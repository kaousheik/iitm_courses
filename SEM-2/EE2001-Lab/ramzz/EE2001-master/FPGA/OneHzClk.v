==> flow/design.v <==
`timescale 1ns / 1ps
module OneHzClk(
    input c,
    input reset1,
    output reg [24:0] count,
    output reg clk_out
    );
always@(negedge c)
begin
	if(reset1)
		begin
		count <= 0;
		clk_out <=0;
		end
	else begin
		if(count == 25000000)
		begin
		count <=0;
		clk_out <= ~clk_out;
		end
	else
		begin
		count <= count+1;
		end
	end
end
endmodule
=== Tool chain data of OneHzClk ===
Tool output for the design above, in the order of the flow.
Lines are those of the file above, counted from 1.
Cell names lack the library's common part.
Not given: --

* Top: OneHzClk
* Clock input: c
* Cell library: sky130hd
* Timing corner: tt_025C_1v80

=== Word-level counts ===
Counts by Yosys on the flattened word-level netlist (proc, flatten, opt, wreduce; memories kept). Register bits leave out memories and registers merged into their read ports (data or address); mux counts leave out enables and synchronous resets folded into registers. Print and check cells are left out. Cells with the same type and inputs are merged into one.

* Output and inout bits: 26
* Input bits: 2
* Cells after elaboration: 6
* Bits in registers: 26

* Bitwise operators: 1
* Reduce/logical cells: 1
* Eq/ne operators: 1
* Add/sub/neg operators: 1

{| class="wikitable"
|+ Operator list
! kind !! number
|-
| adder 25 x 1 -> 25 bit (second input constant) || 1
|-
| equality test 25 bit (second input constant) || 1
|-
| OR reduction 2 bit || 1
|-
| inverter 1 bit || 1
|}

=== Depth ===
Yosys ltp: most cells in a row. Word level: on the elaborated netlist, between registers, memories and ports. Mapped: between sequential cells and ports; inverters and the memories' decode and read muxes count.

* Depth in word-level cells: 2
* ABC_AREA: 0
* Depth in mapped cells: 7
* Depth with buffers taken out: 6

=== Synthesis result ===
Yosys stat after the flow's synthesis: flattened, memories mapped to cells. It holds for the ABC_AREA given above (unset counts as 0); a run with the other value may have another netlist.

* Cell count: 145
* Buffers: 5
* Synthesis area: 1,232.4 sq um
* Sequential part of the area: 520.5 sq um
* Mapped flip-flops: 26

{| class="wikitable"
|+ Cell types
! cell type !! number !! area in all (sq um)
|-
| dfxtp_1 || 26 || 520.499
|-
| xnor2_1 || 8 || 70.067
|-
| nor2_1 || 17 || 63.811
|-
| a21oi_1 || 12 || 60.058
|-
| or3_1 || 9 || 56.304
|-
| nand3_1 || 11 || 55.053
|-
| o21ai_0 || 9 || 45.043
|-
| or4_1 || 5 || 37.536
|-
| xor2_1 || 4 || 35.034
|-
| inv_1 || 7 || 26.275
|-
| nand2_1 || 7 || 26.275
|-
| ha_1 || 2 || 25.024
|-
| o31ai_1 || 3 || 22.522
|-
| nand4_4 || 1 || 21.27
|-
| nand4_1 || 3 || 18.768
|-
| nor4_1 || 3 || 18.768
|-
| nor4b_1 || 2 || 17.517
|-
| and2_1 || 2 || 12.512
|}

Not listed: further types 10, cells in them 14.

==> results <==
2 stored runs of OneHzClk in the flow (synthesis by Yosys, layout by OpenROAD, sky130hd cells), in arbitrary order. Constraints: input delay and output delay 20% of the set period each, output load 0.01 pF.
"total power after layout" rests on the timing tool's default activity at the inputs, not on a simulated workload.

=== Run 1 ===
{| class="wikitable"
! Setting !! Value
|-
| period_ns || 3.61
|-
| CORE_UTILIZATION || 26
|-
| PLACE_DENSITY_LB_ADDON || 0.07
|-
| TNS_END_PERCENT || 65
|-
| GPL_TIMING_DRIVEN || 0
|-
| GPL_ROUTABILITY_DRIVEN || 0
|-
| CAP_MARGIN || 0
|-
| MIN_ROUTING_LAYER || met2
|-
| CORE_MARGIN || 2
|-
| SLEW_MARGIN || 20
|-
! Result !! Value
|-
| Lowest setup slack || 40 ps
|-
| Yosys chip area after synthesis || 1,232.4 sq um
|-
| Utilization in the final report || 0.364
|-
| Smallest hold slack || 470 ps
|-
| Total power after layout || 0.5990 mW
|-
| Setup TNS || 0 ps
|-
| Standard-cell area of the final layout || 1,696.6 sq um
|-
| Area inside the die boundary || 5,307.1 sq um
|}

=== Run 2 ===
{| class="wikitable"
! Setting !! Value
|-
| period_ns || 2.9
|-
| SETUP_SLACK_MARGIN || 0.54
|-
| CAP_MARGIN || 20
|-
| CORE_MARGIN || 2
|-
| CORE_UTILIZATION || 40
|-
| SLEW_MARGIN || 20
|-
! Result !! Value
|-
| Lowest setup slack || -31 ps
|-
| Yosys chip area after synthesis || 1,232.4 sq um
|-
| Utilization in the final report || 0.675
|-
| Smallest hold slack || 548 ps
|-
| Total power after layout || 0.7131 mW
|-
| Setup TNS || -54 ps
|-
| Standard-cell area of the final layout || 2,028.2 sq um
|-
| Area inside the die boundary || 3,540.8 sq um
|}
